==> flow/design.v <==
module can_rx (
    input clk,
    input rst,
    input rx,
    output reg [10:0] id,
    output reg [7:0] data,
    output reg valid
);
    reg [5:0] bit_cnt;
    reg [31:0] shift_reg;
    reg receiving;
    always @(posedge clk or posedge rst) begin
        if (rst) begin
            bit_cnt <= 0;
            receiving <= 0;
            valid <= 0;
        end else begin
            if (!receiving && rx == 0) begin  
                receiving <= 1;
                bit_cnt <= 31;
                valid <= 0;
            end else if (receiving) begin
                shift_reg[bit_cnt] <= rx;
                bit_cnt <= bit_cnt - 1;
                if (bit_cnt == 0) begin
                    receiving <= 0;
                    id <= shift_reg[30:20];
                    data <= shift_reg[7:0];
                    valid <= 1;
                end
            end
        end
    end
endmodule
Step by step through the tools: can_rx
Tool output for the design above, in the order of the flow.
Line numbers count from 1 in the design file above.
Operators carry their Yosys type and port widths (W data, S select, Z words).
Cell names lack the library's common part.
The mark n/a stands for no value.
Set-up
  top: can_rx
  clock port: clk
  cell library: sky130hd
  timing corner: tt_025C_1v80

Word-level counts
Yosys after proc, flatten, opt, wreduce and memory -nomap, before mapping. Memory bits, and registers merged into a memory's read port (data or address), are not among the register bits. Print and check cells are not counted. Equal cells are merged and count once.
Bit counts
  register bits after elaboration: 59
  latch bits: 0
  RAM bits: 0
  ROM bits: 0
  word width x clocked read ports: 0
  memory cells: 0
  input bits: 3
  cells after elaboration: 32
Cells by class
  add/subtract/negate cells: 2
  multipliers: 0
  div/mod/pow operators: 0
  magnitude comparators: 0
  eq/ne operators: 0
  shift operators: 2
  multiplexer cells: 8
  bitwise logic cells: 6
  reductions and logical operators: 8
Operators by type and width (number)
  $shift A1 B7 Y32: 1
  $shift A1 B7 Y32 const A: 1
  $and A32 B32 Y32: 1
  $or A32 B32 Y32: 1
  $not A32 Y32: 1
  $mux W6: 2
  $neg A6 Y7: 1
  $sub A6 B1 Y6 const B: 1
  $logic_not A6 Y1: 1
  $mux W1: 6
  $reduce_bool A2 Y1: 2
  $reduce_and A4 Y1: 1
  $not A1 Y1: 3
  $reduce_and A3 Y1: 1
  $reduce_and A2 Y1: 1
  $logic_and A1 B1 Y1: 1
  $logic_not A1 Y1: 1

Logic depth
Yosys ltp: most cells in a row. Word level: on the elaborated netlist, between registers, memories and ports. Mapped: between sequential cells and ports; inverters and the memories' decode and read muxes count.
Depth
  depth after elaboration: 5
  ABC_AREA: 0
  gate-level depth with buffers: 9

Mapped cells and area
The flow's flattened synthesis, as Yosys stat reports it; memories are mapped. The netlist is that of the ABC_AREA named above (0 if unset); the other value can give another one.
Cell types
  edfxtp_1: number 38, area in all 1.14E+03 µm²
  dfrtp_1: number 8, area in all 200.192 µm²
  ha_1: number 5, area in all 62.56 µm²
  o2bb2ai_1: number 6, area in all 52.55 µm²
  o31ai_1: number 7, area in all 52.55 µm²
  o21ai_1: number 10, area in all 50.048 µm²
  mux2_1: number 4, area in all 45.043 µm²
  nand3_1: number 9, area in all 45.043 µm²
  nor2_1: number 12, area in all 45.043 µm²
  nand2_1: number 11, area in all 41.29 µm²
  nor2b_1: number 6, area in all 37.536 µm²
  o41ai_1: number 4, area in all 35.034 µm²
  nand2b_1: number 4, area in all 25.024 µm²
  inv_1: number 6, area in all 22.522 µm²
  nand3b_1: number 3, area in all 22.522 µm²
  a21oi_1: number 4, area in all 20.019 µm²
  mux2i_1: number 2, area in all 20.019 µm²
  or3_1: number 3, area in all 18.768 µm²
Other cell types: 29; their cells: 34.
Synthesis totals
  standard cells after synthesis: 176
  cell area after synthesis: 2183.3 µm²
  sequential part of the area: 1341.3 µm²
  flip-flops: 46
  buffers: 8

Timing after synthesis
Path of least setup slack by OpenSTA after synthesis, without wires, with an ideal clock, recovery checks aside; 20% of the period is set as input and as output delay. Where synthesis merged equal registers, the netlist keeps one of their names.
Path post-synthesis
  kind: reg2reg
  from: register bit_cnt[0]
  to: register shift_reg[24]
  period: 2.37 ns
  library setup time: 0.262 ns
  time at the first pin: 0.000 ns
  arrival time: 2.202 ns
  required time: 2.108 ns
  setup slack: -0.094 ns
  delay of the path: 2.464 ns
  driving pins on the path: 10
  synthesis period reached: 2.464 ns
"delay of the path" = arrival - input delay + setup time.
"driving pins on the path" counts driving pins, that of a launching flip-flop among them; a cell with two outputs on the path counts twice.
"synthesis period reached" is the clock period less the worst setup slack; recovery checks do not enter. This is arithmetic on one report: input and output delays are still those of the set period (20% each).
The rows between start and end are the longest chain of elaborated cells between them; the timing report does not say that the signal goes this way. Where chains are equally long, one stands for them.
Each line given opens the expression or statement behind the cell; cells for indexed reads and writes are added by Yosys, which also makes memories of some case tables.
At most two assigning lines are given for a register; there are more.
Between the ends, post-synthesis
  cells stage by stage: dfrtp_1 -> buf_6 -> inv_1 -> ha_1 -> buf_2 -> nor2b_1 -> a21oi_1 -> o22a_1 -> or4_1 -> mux2_1
  length of the longest elaborated chain: 5
Ends and longest elaborated chain, post-synthesis
  from (decl): RTL line 9  | reg [5:0] bit_cnt;
  from (assign): RTL line 14  | bit_cnt <= 0;
  from (assign): RTL line 24  | bit_cnt <= bit_cnt - 1;
  $neg A6 Y7: RTL line 23  | shift_reg[bit_cnt] <= rx;
  $shift A1 B7 Y32: RTL line 23
  $not A32 Y32: RTL line 23
  $and A32 B32 Y32: RTL line 23
  $or A32 B32 Y32: RTL line 23
  to (assign): RTL line 23
  to (decl): RTL line 10  | reg [31:0] shift_reg;

Path in the finished layout
From the final timing report of stored run 1: the path of least setup slack in the routed layout; clock arrival at registers is part of the times.
Path after layout
  kind: reg2reg
  from: register bit_cnt[0]
  to: register data[5]
  period: 4.25 ns
  library setup time: 0.37 ns
  time at the first pin: 0.30 ns
  arrival time: 2.90 ns
  required time: 4.18 ns
  setup slack: 1.28 ns
  driving pins on the path: 6
The rows between start and end are the longest chain of elaborated cells between them; the timing report does not say that the signal goes this way. Where chains are equally long, one stands for them.
At most two assigning lines are given for a register; there are more.
Between the ends, after layout
  cells stage by stage: dfrtp_1 -> inv_1 -> ha_1 -> nor2b_1 -> nor4b_1 -> and2_1
  length of the longest elaborated chain: 2
Ends and longest elaborated chain, after layout
  from (decl): RTL line 9  | reg [5:0] bit_cnt;
  from (assign): RTL line 14  | bit_cnt <= 0;
  from (assign): RTL line 24  | bit_cnt <= bit_cnt - 1;
  $logic_not A6 Y1: RTL line 25  | if (bit_cnt == 0) begin
  $reduce_and A4 Y1
  to (assign): RTL line 28  | data <= shift_reg[7:0];
  to (decl): RTL line 6  | output reg [7:0] data,

Add stored flow runs of can_rx

Stored flow runs of can_rx (2 of them; Yosys, OpenROAD, sky130hd). They differ in their settings and are not a sequence. Constraints: input delay and output delay 20% of the set period each, output load 0.01 pF.
"achieved clock period" means the clock period less the worst setup slack. The figure is calculated, with input and output delays left at 20% of the set period.
"worst setup path time" is the time allowed to the run's worst setup path (the clock period less input and output delay, where it has them) less its slack. Clock arrival times count: a late capture clock shortens it, a late launch clock lengthens it.
By "power" is meant OpenSTA's value without simulated activity: inputs other than the clock are taken to toggle once in ten clock periods, and the tool carries that through the logic.

Stored run 1
==> flow/run.sh <==
#!/bin/bash
# the make line also repeats the synthesis and layout settings of config.mk as NAME=value (left out here)
make -C /OpenROAD-flow-scripts/flow DESIGN_CONFIG=/design/flow/config.mk WORK_HOME=/design/flow/orfs CLKGATE_MAP_FILE= finish
==> flow/config.mk <==
export PLATFORM = sky130hd
export DESIGN_NAME = can_rx
export DESIGN_NICKNAME = can_rx
export VERILOG_FILES = /design/flow/design.v
export SDC_FILE = /design/flow/constraint.sdc
export NUM_CORES = 4
export LEC_CHECK = 0
export CAP_MARGIN = 20
export CORE_MARGIN = 2
export CORE_UTILIZATION = 40
export SLEW_MARGIN = 20
==> flow/constraint.sdc <==
create_clock -name core_clock -period 4.25 [get_ports {clk}]
set_input_delay 0.8500 -clock core_clock [delete_from_list [all_inputs] [get_ports {clk}]]
set_output_delay 0.8500 -clock core_clock [all_outputs]
set_load 0.01 [all_outputs]

==> results of stored run 1 <==
chip area after synthesis (Yosys): 2183.3 µm²
die area: 6065.3 µm²
standard-cell area of the final layout: 2587.5 µm²
utilization: 50.0%
worst setup slack after layout: 1.281 ns
total negative slack: 0.000 ns
worst hold slack: 0.452 ns
power: 1.668 mW
achieved clock period: 2.969 ns
worst setup path time: 2.97 ns
worst setup path kind: reg2reg

Stored run 2
==> flow/run.sh <==
#!/bin/bash
# the make line also repeats the synthesis and layout settings of config.mk as NAME=value (left out here)
make -C /OpenROAD-flow-scripts/flow DESIGN_CONFIG=/design/flow/config.mk WORK_HOME=/design/flow/orfs CLKGATE_MAP_FILE= finish
==> flow/config.mk <==
export PLATFORM = sky130hd
export DESIGN_NAME = can_rx
export DESIGN_NICKNAME = can_rx
export VERILOG_FILES = /design/flow/design.v
export SDC_FILE = /design/flow/constraint.sdc
export NUM_CORES = 4
export LEC_CHECK = 0
export CAP_MARGIN = 20
export CORE_MARGIN = 2
export CORE_UTILIZATION = 59
export CTS_CLUSTER_DIAMETER = 216
export GPL_ROUTABILITY_DRIVEN = 1
export GPL_TIMING_DRIVEN = 0
export HOLD_SLACK_MARGIN = 0.17
export MIN_ROUTING_LAYER = met2
export PLACE_DENSITY_LB_ADDON = 0.18
export SETUP_SLACK_MARGIN = 0.13
export SLEW_MARGIN = 20
export TNS_END_PERCENT = 50
==> flow/constraint.sdc <==
create_clock -name core_clock -period 4.56 [get_ports {clk}]
set_input_delay 0.9120 -clock core_clock [delete_from_list [all_inputs] [get_ports {clk}]]
set_output_delay 0.9120 -clock core_clock [all_outputs]
set_load 0.01 [all_outputs]

==> results of stored run 2 <==
chip area after synthesis (Yosys): 2183.3 µm²
die area: 4202.9 µm²
standard-cell area of the final layout: 2571.2 µm²
utilization: 71.3%
worst setup slack after layout: 1.463 ns
total negative slack: 0.000 ns
worst hold slack: 0.457 ns
power: 1.515 mW
achieved clock period: 3.097 ns
worst setup path time: 3.10 ns
worst setup path kind: reg2reg
