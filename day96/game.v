==> flow/design.v <==
module reaction_time_tester (
    input clk,               
    input rst,               
    input btn,               
    output reg led,          
    output reg [7:0] reaction_time   
);
    typedef enum reg [1:0] {
        IDLE = 2'b00,
        WAIT_RANDOM = 2'b01,
        WAIT_REACTION = 2'b10,
        SHOW_RESULT = 2'b11
    } state_t;
    state_t state = IDLE;
    reg [25:0] delay_counter = 0;        
    reg [25:0] reaction_counter = 0;
    reg [25:0] random_delay = 26'd20000000;  
    reg btn_prev;
    always @(posedge clk or posedge rst) begin
        if (rst) begin
            state <= IDLE;
            delay_counter <= 0;
            reaction_counter <= 0;
            reaction_time <= 0;
            led <= 0;
            btn_prev <= 0;
        end else begin
            btn_prev <= btn;
            case (state)
                IDLE: begin
                    led <= 0;
                    reaction_time <= 0;
                    if (btn && !btn_prev) begin
                        delay_counter <= 0;
                        random_delay <= 26'd30000000;  
                        state <= WAIT_RANDOM;
                    end
                end
                WAIT_RANDOM: begin
                    if (delay_counter < random_delay) begin
                        delay_counter <= delay_counter + 1;
                    end else begin
                        led <= 1;  
                        reaction_counter <= 0;
                        state <= WAIT_REACTION;
                    end
                end
                WAIT_REACTION: begin
                    if (!btn && btn_prev) begin  
                        reaction_time <= reaction_counter[25:18];  
                        state <= SHOW_RESULT;
                    end else begin
                        reaction_counter <= reaction_counter + 1;
                    end
                end
                SHOW_RESULT: begin
                    led <= 0;
                end
            endcase
        end
    end
endmodule
# ---- Tool chain data of reaction_time_tester
# Tool output for the design above, in the order of the flow.
# Lines are those of the file above, counted from 1.
# Library cell names are shortened.
# A cell with -- has no value.
dict set report inputs {
  design {reaction_time_tester}
  clk_port {clk}
  library {sky130hd}
  corner {tt_025C_1v80}
}

# ---- Word level
# Source: Yosys, flattened and elaborated, memories not mapped. Widths are those after wreduce. Registers that Yosys merges into a memory's read port (data or address) are not register bits. Print and check cells do not count. Equal cells are merged and count once.
dict set report word_totals {
  ff_bits 75
  inputBits 3
  out_inout_bits 9
  word_cells 50
}
dict set report classes {
  addsub 2
  cmp 1
  n_eq 8
  n_mux 14
  logic 1
  n_reduce_logical 17
}
# operator count
set ops {}
lappend ops {{parallel mux 26 bit (select 2 bit)} 2}
lappend ops {{two-way mux 26 bit} 4}
lappend ops {{adder 26 x 1 -> 26 bit (second input constant)} 2}
lappend ops {{< comparator 26 x 25 -> 1 bit} 1}
lappend ops {{parallel mux 8 bit (select 2 bit)} 1}
lappend ops {{!= test 2 bit (second input constant)} 5}
lappend ops {{AND reduction 3 bit} 3}
lappend ops {{nonzero test 2 bit} 4}
lappend ops {{two-way mux 8 bit} 1}
lappend ops {{parallel mux 2 bit (select 3 bit)} 1}
lappend ops {{two-way mux 2 bit} 3}
lappend ops {{equality test 2 bit (second input constant)} 2}
lappend ops {{AND reduction 2 bit} 2}
lappend ops {{AND reduction 4 bit} 1}
lappend ops {{nonzero test 3 bit} 1}
lappend ops {{logical AND 1 bit} 2}
lappend ops {{zero test 1 bit} 2}
lappend ops {{equality test 2 x 1 -> 1 bit (second input constant)} 1}
lappend ops {{zero test 2 bit} 1}
lappend ops {{OR reduction 2 bit} 1}
lappend ops {{parallel mux 1 bit (select 2 bit)} 1}
lappend ops {{NOT 1 bit} 1}
lappend ops {{two-way mux 1 bit} 1}

# ---- Depth
# Depth = most cells in a row (Yosys ltp): at word level without a register or memory, in the mapped netlist without a sequential cell, where the memories' decode and read muxes count.
dict set report logic_depth {
  ltp_word 4
  ABC_AREA 0
  depth_mapped 11
  mapped_depth_nobuf 8
}

# ---- Mapped cells and area
# Source: synth_stat.txt of the flow (Yosys; design flattened, memories mapped). It holds for the ABC_AREA given above (unset counts as 0); a run with the other value may have another netlist.
dict set report synth_totals {
  cells 458
  mapped_area_um2 4075.2
  seq_area_um2 1661.6
  ffs 66
  buf_cells 29
}
# cell_type count type_area_um2
set by_type {}
lappend by_type {dfrtp_1 64 1.6E+03}
lappend by_type {ha_1 18 225.216}
lappend by_type {o31ai_1 28 210.202}
lappend by_type {nand3_1 35 175.168}
lappend by_type {o21ai_0 29 145.139}
lappend by_type {a31oi_1 22 137.632}
lappend by_type {nand2_1 35 131.376}
lappend by_type {nand4_1 19 118.864}
lappend by_type {clkbuf_1 27 101.347}
lappend by_type {nor2_1 22 82.579}
lappend by_type {a22o_1 9 78.826}
lappend by_type {inv_1 21 78.826}
lappend by_type {o311ai_0 9 78.826}
lappend by_type {o211ai_1 10 75.072}
lappend by_type {edfxtp_1 2 60.058}
lappend by_type {nor3_1 12 60.058}
lappend by_type {o31a_1 6 52.55}
lappend by_type {and3_1 8 50.048}
# Other cell types: 33; their cells: 82.

# ---- Worst setup path after synthesis
# Path of least setup slack by OpenSTA after synthesis, without wires, with an ideal clock, recovery checks aside; 20% of the period is set as input and as output delay. Where synthesis merged equal registers, the netlist keeps one of their names.
dict set report synth_path {
  path_kind {reg-to-reg}
  startpoint {register state[1]}
  endpoint {register delay_counter[10]}
  tclk_ns 4.67
  setup_ns 0.138
  t_first_pin_ns 0.000
  t_arrival_ns 2.412
  required_time_ns 4.532
  path_slack_ns 2.119
  path_delay_ns 2.550
  stages 12
  path_buffers 3
  period_less_setup_slack_ns 2.551
}
# "path_delay_ns" = arrival - input delay + setup time.
# "stages": output pins that drive a net of the path, with the launching flip-flop's if there is one; two outputs of one cell count as two.
# "period_less_setup_slack_ns" is the clock period less the worst setup slack; recovery checks do not enter. This is arithmetic on one report: input and output delays are still those of the set period (20% each).
# The rows between start and end are the longest chain of elaborated cells between them; the timing report does not say that the signal goes this way. Where chains are equally long, one stands for them.
# A line is the first line of the expression or statement that the cell stems from. Yosys adds cells for indexed reads and writes and turns some case tables into memories.
# A register here has more assigning lines than the two given.
dict set report synth_via {
  cell_sequence {dfrtp_1 inv_1 ha_1 clkbuf_1 nor2b_1 o21ai_0 nor4_1 o21ai_1 clkbuf_1 o21ai_1 clkbuf_1 a31oi_1}
  elab_chain_len 3
  cells_between 7
  cone_lines 1
  classes_between {3 x eq/ne; 1 x mux; 3 x reduce/logical}
}
# item line_no
set synth_lines {}
lappend synth_lines {{start: declaration} 14} ;# state_t state = IDLE;
lappend synth_lines {{start: assignment} 21} ;# state <= IDLE;
lappend synth_lines {{start: assignment} 36} ;# state <= WAIT_RANDOM;
lappend synth_lines {{equality test 2 x 1 -> 1 bit} 29} ;# case (state)
lappend synth_lines {{nonzero test 2 bit} --}
lappend synth_lines {{AND reduction 3 bit} --}
lappend synth_lines {{end: assignment} 34} ;# delay_counter <= 0;
lappend synth_lines {{end: assignment} 41} ;# delay_counter <= delay_counter + 1;
lappend synth_lines {{end: declaration} 15} ;# reg [25:0] delay_counter = 0;

# ---- Worst path after layout
# Path of least setup slack in the final report of run 2 (OpenROAD, finished layout, wires in). Where an end is a register, its clock arrival counts in the times.
dict set report layout_path {
  path_kind {reg-to-reg}
  startpoint {register reaction_counter[5]}
  endpoint {register reaction_counter[25]}
  tclk_ns 2.66
  setup_ns 0.05
  t_first_pin_ns 0.35
  t_arrival_ns 2.89
  required_time_ns 2.97
  path_slack_ns 0.08
  stages 7
  path_buffers 0
}
# The rows between start and end are the longest chain of elaborated cells between them; the timing report does not say that the signal goes this way. Where chains are equally long, one stands for them.
# A register here has more assigning lines than the two given.
dict set report layout_via {
  cell_sequence {dfrtp_1 nand4_2 or4_4 or4_4 or3_1 o31ai_1 a22o_1}
  elab_chain_len 3
  cells_between 3
  cone_lines 3
  classes_between {1 x add/sub; 2 x mux}
}
# item line_no
set layout_lines {}
lappend layout_lines {{start: declaration} 16} ;# reg [25:0] reaction_counter = 0;
lappend layout_lines {{start: assignment} 23} ;# reaction_counter <= 0;
lappend layout_lines {{start: assignment} 53} ;# reaction_counter <= reaction_counter + 1;
lappend layout_lines {{adder 26 x 1 -> 26 bit} 53}
lappend layout_lines {{two-way mux 26 bit} 49} ;# if (!btn && btn_prev) begin
lappend layout_lines {{parallel mux 26 bit (select 2 bit)} 29} ;# case (state)
lappend layout_lines {{end: assignment} 23}
lappend layout_lines {{end: assignment} 53}
lappend layout_lines {{end: declaration} 16}

## Implementation results

Flow measurements of reaction_time_tester on sky130hd: 2 stored runs with different settings, listed in no order. Input and output delays are each 20% of the period that was set; the output load is 0.01 pF.
"achievedPeriod_ns" means the clock period less the worst setup slack. The figure is calculated, with input and output delays left at 20% of the set period.
"timing.worst_path_ns" = time allowed to the worst setup path (clock period - input delay - output delay, where it has them) - its slack; a late launch clock adds to it, a late capture clock takes from it.
By "power_total_w" is meant OpenSTA's value without simulated activity: inputs other than the clock are taken to toggle once in ten clock periods, and the tool carries that through the logic.

[flow] run 1: files
==> flow/run.sh <==
#!/bin/bash
# the make line also repeats the synthesis and layout settings of config.mk as NAME=value (left out here)
make -C /OpenROAD-flow-scripts/flow DESIGN_CONFIG=/design/flow/config.mk WORK_HOME=/design/flow/orfs CLKGATE_MAP_FILE= finish
==> flow/config.mk <==
export PLATFORM = sky130hd
export DESIGN_NAME = reaction_time_tester
export DESIGN_NICKNAME = reaction_time_tester
export VERILOG_FILES = /design/flow/design.v
export SDC_FILE = /design/flow/constraint.sdc
export NUM_CORES = 4
export LEC_CHECK = 0
export CAP_MARGIN = 20
export CELL_PAD_IN_SITES_DETAIL_PLACEMENT = 1
export CELL_PAD_IN_SITES_GLOBAL_PLACEMENT = 0
export CORE_MARGIN = 7
export CORE_UTILIZATION = 71
export GPL_ROUTABILITY_DRIVEN = 1
export GPL_TIMING_DRIVEN = 0
export HOLD_SLACK_MARGIN = -0.03
export MIN_ROUTING_LAYER = met1
export PLACE_DENSITY = 0.48
export SLEW_MARGIN = 5
==> flow/constraint.sdc <==
create_clock -name core_clock -period 2.02 [get_ports {clk}]
set_input_delay 0.4040 -clock core_clock [delete_from_list [all_inputs] [get_ports {clk}]]
set_output_delay 0.4040 -clock core_clock [all_outputs]
set_load 0.01 [all_outputs]

[flow] run 1: unfinished; error DPL-0033 in placement

[flow] run 2: files
==> flow/run.sh <==
#!/bin/bash
# the make line also repeats the synthesis and layout settings of config.mk as NAME=value (left out here)
make -C /OpenROAD-flow-scripts/flow DESIGN_CONFIG=/design/flow/config.mk WORK_HOME=/design/flow/orfs CLKGATE_MAP_FILE= finish
==> flow/config.mk <==
export PLATFORM = sky130hd
export DESIGN_NAME = reaction_time_tester
export DESIGN_NICKNAME = reaction_time_tester
export VERILOG_FILES = /design/flow/design.v
export SDC_FILE = /design/flow/constraint.sdc
export NUM_CORES = 4
export LEC_CHECK = 0
export CAP_MARGIN = 20
export CORE_MARGIN = 2
export CORE_UTILIZATION = 40
export SETUP_SLACK_MARGIN = -0.08
export SLEW_MARGIN = 20
==> flow/constraint.sdc <==
create_clock -name core_clock -period 2.66 [get_ports {clk}]
set_input_delay 0.5320 -clock core_clock [delete_from_list [all_inputs] [get_ports {clk}]]
set_output_delay 0.5320 -clock core_clock [all_outputs]
set_load 0.01 [all_outputs]

[flow] run 2: metrics
[metrics] yosys_chip_area_um2 = 4075.2
[metrics] design.die.area_um2 = 11011.4
[metrics] post_route_stdcell_area_um2 = 4689.5
[metrics] util_pct = 47.8
[metrics] fin_ws_ns = 0.076
[metrics] setupTns_ns = 0.000
[metrics] power_total_w = 0.004223
[metrics] achievedPeriod_ns = 2.584
[metrics] timing.worst_path_ns = 2.58
[metrics] path_kind = reg-to-reg
